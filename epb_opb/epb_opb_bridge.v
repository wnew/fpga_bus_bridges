==> flow/design.v <==
module epb_opb_bridge(
    sys_reset,
    epb_data_oe_n,
    epb_cs_n, epb_r_w_n, epb_be_n, 
    epb_oe_n,
    epb_addr, epb_addr_gp,
    epb_data_i, epb_data_o,
    epb_rdy,
    epb_rdy_oe,
    opb_clk,
    opb_rst,
    m_request,
    m_buslock,
    m_select,
    m_rnw,
    m_be,
    m_seqaddr,
    m_dbus,
    m_abus,
    opb_mgrant,
    opb_xferack,
    opb_errack,
    opb_retry,
    opb_timeout,
    opb_dbus
  );
  input  sys_reset;
  output epb_data_oe_n;
  input  epb_cs_n, epb_oe_n, epb_r_w_n;
  input   [1:0] epb_be_n;
  input  [22:0] epb_addr;
  input   [5:0] epb_addr_gp;
  input  [15:0] epb_data_i;
  output [15:0] epb_data_o;
  output epb_rdy;
  output epb_rdy_oe;
  input  opb_clk, opb_rst;
  output m_request;
  output m_buslock;
  output m_select;
  output m_rnw;
  output [0:3]  m_be;
  output m_seqaddr;
  output [0:31] m_dbus;
  output [0:31] m_abus;
  input  opb_mgrant;
  input  opb_xferack;
  input  opb_errack;
  input  opb_retry;
  input  opb_timeout;
  input  [0:31] opb_dbus;
  reg  epb_cs_n_reg, epb_oe_n_reg, epb_r_w_n_reg;
  reg   [1:0] epb_be_n_reg;
  reg  [22:0] epb_addr_reg;
  reg   [5:0] epb_addr_gp_reg;
  reg  [15:0] epb_data_i_reg;
  (* maxdelay = "4.0 ns" *) wire epb_cs_n_int;
  always @(posedge opb_clk) begin
    epb_cs_n_reg    <= epb_cs_n_int;
    epb_oe_n_reg    <= epb_oe_n;
    epb_r_w_n_reg   <= epb_r_w_n;
    epb_be_n_reg    <= epb_be_n;
    epb_addr_reg    <= epb_addr;
    epb_addr_gp_reg <= epb_addr_gp;
    epb_data_i_reg  <= epb_data_i;
  end
  assign epb_cs_n_int = epb_cs_n;
  reg prev_cs_n;
  always @(posedge opb_clk) begin 
    prev_cs_n <= epb_cs_n_reg;
  end
  wire epb_trans_strb = (prev_cs_n && !epb_cs_n_reg);
  wire epb_trans      = !epb_cs_n_reg;
  wire opb_reply      = opb_xferack | opb_errack | opb_timeout | opb_retry;
  assign epb_data_oe_n = (!epb_r_w_n_reg) | (!epb_trans) | epb_oe_n_reg;  
  assign m_request = 1'b1;
  assign m_buslock = 1'b1;
  assign m_seqaddr = 1'b0;  
  reg m_rnw;
  reg [0:31] m_abus;
  reg [0:3 ] m_be;
  reg [0:31] m_dbus;
  always @(*) begin
    if (!m_select) begin
      m_rnw  <= 1'b0;
      m_abus <= 32'b0;
      m_be   <= 4'b0;
      m_dbus <= 32'b0;
    end else begin
      m_rnw  <= epb_r_w_n_reg;
      m_abus <= {5'b0, epb_addr_gp_reg[2:0], epb_addr_reg[22:1], 2'b0};  
      if (epb_addr_reg[0]) begin
        if (epb_r_w_n_reg) begin
          m_be   <= {2'b0, 2'b11};
          m_dbus <= 32'b0;
        end else begin
          m_be   <= {2'b0, !epb_be_n_reg[1], !epb_be_n_reg[0]};
          m_dbus <= {16'b0, epb_data_i_reg};
        end
      end else begin
        if (epb_r_w_n_reg) begin
          m_be   <= {2'b11, 2'b00};
          m_dbus <= 32'b0;
        end else begin
          m_be   <= {!epb_be_n_reg[1], !epb_be_n_reg[0], 2'b00};
          m_dbus <= {epb_data_i_reg, 16'b0};
        end
      end
    end
  end
  reg opb_state;
  localparam opb_state_idle = 1'd0; 
  localparam opb_state_wait = 1'd1; 
  reg m_select_reg;
  assign m_select = m_select_reg || (opb_state == opb_state_idle && epb_trans_strb);
  wire         epb_rdy_int = opb_state == opb_state_wait && opb_reply;
  wire [15:0] epb_data_int = epb_addr_reg[0] ? opb_dbus[16:31] : opb_dbus[0:15];
  reg [10:0] timeout_counter;
  reg opb_state_z;
  wire bus_timeout = timeout_counter[10:8] == 3'b111;
  always @(posedge opb_clk) begin
    timeout_counter <= timeout_counter + 1;
    opb_state_z <= opb_state;
    if (opb_rst | sys_reset) begin
      m_select_reg <= 1'b0;
      opb_state    <= opb_state_idle;
    end else begin
      case (opb_state)
        opb_state_idle: begin
          if (epb_trans_strb) begin
            m_select_reg    <= 1'b1;
            opb_state       <= opb_state_wait;
            timeout_counter <= 0;
          end
        end
        opb_state_wait: begin
          if (bus_timeout) begin
            m_select_reg <= 1'b0;
            opb_state    <= opb_state_idle;
          end
          if (opb_reply) begin
            m_select_reg <= 1'b0;
            opb_state    <= opb_state_idle;
          end
        end
      endcase
    end
  end
  reg [15:0] epb_data_o_reg;
  reg epb_rdy_reg;
  always @(posedge opb_clk) begin
    epb_data_o_reg <= 16'hc0de;
    if (bus_timeout && opb_state == opb_state_wait)
      epb_data_o_reg <= 16'hdead;
    if (epb_rdy_int)
      epb_data_o_reg <= epb_data_int;
  end
  always @(posedge opb_clk) begin
    if (epb_cs_n_int) begin
      epb_rdy_reg <= 1'b0;
    end else begin
      epb_rdy_reg <= epb_rdy_reg | (opb_state == opb_state_wait && (bus_timeout || opb_reply));
    end
  end
  reg [15:0] epb_data_o;
  reg epb_rdy;
  always @(negedge opb_clk) begin
    epb_data_o <= epb_data_o_reg;
    epb_rdy <= epb_rdy_reg;
  end
  assign epb_rdy_oe = !epb_cs_n_int;
endmodule
* From RTL to reports: epb_opb_bridge
Tool output for the design above, in the order of the flow. Lines are those of the file above, counted from 1. Operators: Yosys type, input widths -> output width; for muxes data width and select width s. Library cell names are shortened. The mark - stands for no value.
Inputs: top module epb_opb_bridge, clock input opb_clk, cell library sky130hd, corner tt_025C_1v80

* Word level
Yosys after proc, flatten, opt, wreduce and memory -nomap, before mapping. Memory bits, and registers merged into a memory's read port (data or address), are not among the register bits. Print and check cells are not counted. Equal cells are merged and count once.
Operators by class: bitwise gates (word level) 8, mux-type cells 24, add/subtract/negate cells 1, eq/ne operators 3, reduce/logical cells 13
Operators with widths (number):
- $mux 32 | 3
- $mux 16 | 3
- $mux 11 | 3
- $mux 27 | 1
- $mux 13 | 1
- $mux 4 | 3
- $add 11x1->11 const B | 1
- $or 1x1->1 | 7
- $mux 1 | 7
- $logic_and 1x1->1 | 5
- $logic_not 1->1 | 5
- $pmux 1 s2 | 2
- $ne 3x1->1 const B | 1
- $eq 3x3->1 const B | 1
- $logic_or 1x1->1 | 2
- $ne 2x2->1 const B | 1
- $reduce_and 2->1 | 1
- $mux 2 | 1
- $not 1->1 | 1
Storage and ports: word-level cells 64, output and inout bits 92, input bits 90, register bits after elaboration 95

* Longest topological paths
Yosys ltp: most cells in a row. Word level: on the elaborated netlist, between registers, memories and ports. Mapped: between sequential cells and ports; inverters and the memories' decode and read muxes count.
Logic depth: word-level depth 6, ABC_AREA 0, gate-level depth with buffers 4

* Netlist
Source: synth_stat.txt of the flow (Yosys; design flattened, memories mapped). It holds for the ABC_AREA given above (unset counts as 0); a run with the other value may have another netlist.
Cells by type:
- dfxtp_1 | number 95, area in all 1.9E+03 sq um
- nor2_1 | number 44, area in all 165.158 sq um
- nor2b_1 | number 21, area in all 131.376 sq um
- mux2i_1 | number 13, area in all 130.125 sq um
- nand2b_1 | number 16, area in all 100.096 sq um
- and2b_1 | number 11, area in all 82.579 sq um
- buf_4 | number 10, area in all 75.072 sq um
- a21oi_1 | number 14, area in all 70.067 sq um
- nand2_1 | number 10, area in all 37.536 sq um
- buf_2 | number 6, area in all 30.029 sq um
- nand3_1 | number 6, area in all 30.029 sq um
- o21ai_0 | number 6, area in all 30.029 sq um
- or4_1 | number 4, area in all 30.029 sq um
- a211oi_1 | number 3, area in all 22.522 sq um
- o31ai_1 | number 3, area in all 22.522 sq um
- inv_1 | number 5, area in all 18.768 sq um
- nor3b_4 | number 1, area in all 18.768 sq um
- xor2_1 | number 2, area in all 17.517 sq um
Other cell types: 18; their cells: 23.
Synthesis totals: area of sequential cells 1901.8 sq um, chip area (Yosys) 3088.0 sq um, cells in the netlist 293, flip-flop cells 95

==> runs of epb_opb_bridge <==
Measured data: module epb_opb_bridge, platform sky130hd, 2 stored runs of the flow under differing settings, order arbitrary. Input and output delays are each 20% of the period that was set; the output load is 0.01 pF.
"achieved clock period" is the run's clock period less its worst setup slack. It is reckoned from that one timing run; input and output delays stay at 20% of the period that was set.
"worst setup path time" means the part of the period allowed to the worst setup path (the constraints hold back 20% at inputs and 20% at outputs) less its slack; where the path has registers, the arrival times of their clocks count too.
"power" rests on the timing tool's default activity at the inputs, not on a simulated workload.
[job 1] settings: period_ns=1.5, CORE_UTILIZATION=64, SETUP_SLACK_MARGIN=0.34, PLACE_DENSITY_LB_ADDON=0.09, CORE_ASPECT_RATIO=0.85, CORE_MARGIN=9, CELL_PAD_IN_SITES_GLOBAL_PLACEMENT=0, ABC_AREA=0, CTS_CLUSTER_DIAMETER=145, SLEW_MARGIN=15, CAP_MARGIN=20
[job 1] result: did not finish, placement stopped with FLW-0024
[job 2] settings: period_ns=1.83, CAP_MARGIN=20, CORE_MARGIN=2, CORE_UTILIZATION=40, SLEW_MARGIN=20
[job 2] result: chip area after synthesis (Yosys) 3088.0 sq um, die area 8438.3 sq um, standard-cell area of the final layout 5582.9 sq um, utilization 73.4 %, worst setup slack after layout -0.266 ns, worst hold slack 0.444 ns, power 4618 uW, achieved clock period 2.096 ns, worst setup path time 1.73 ns, worst setup path kind register to output
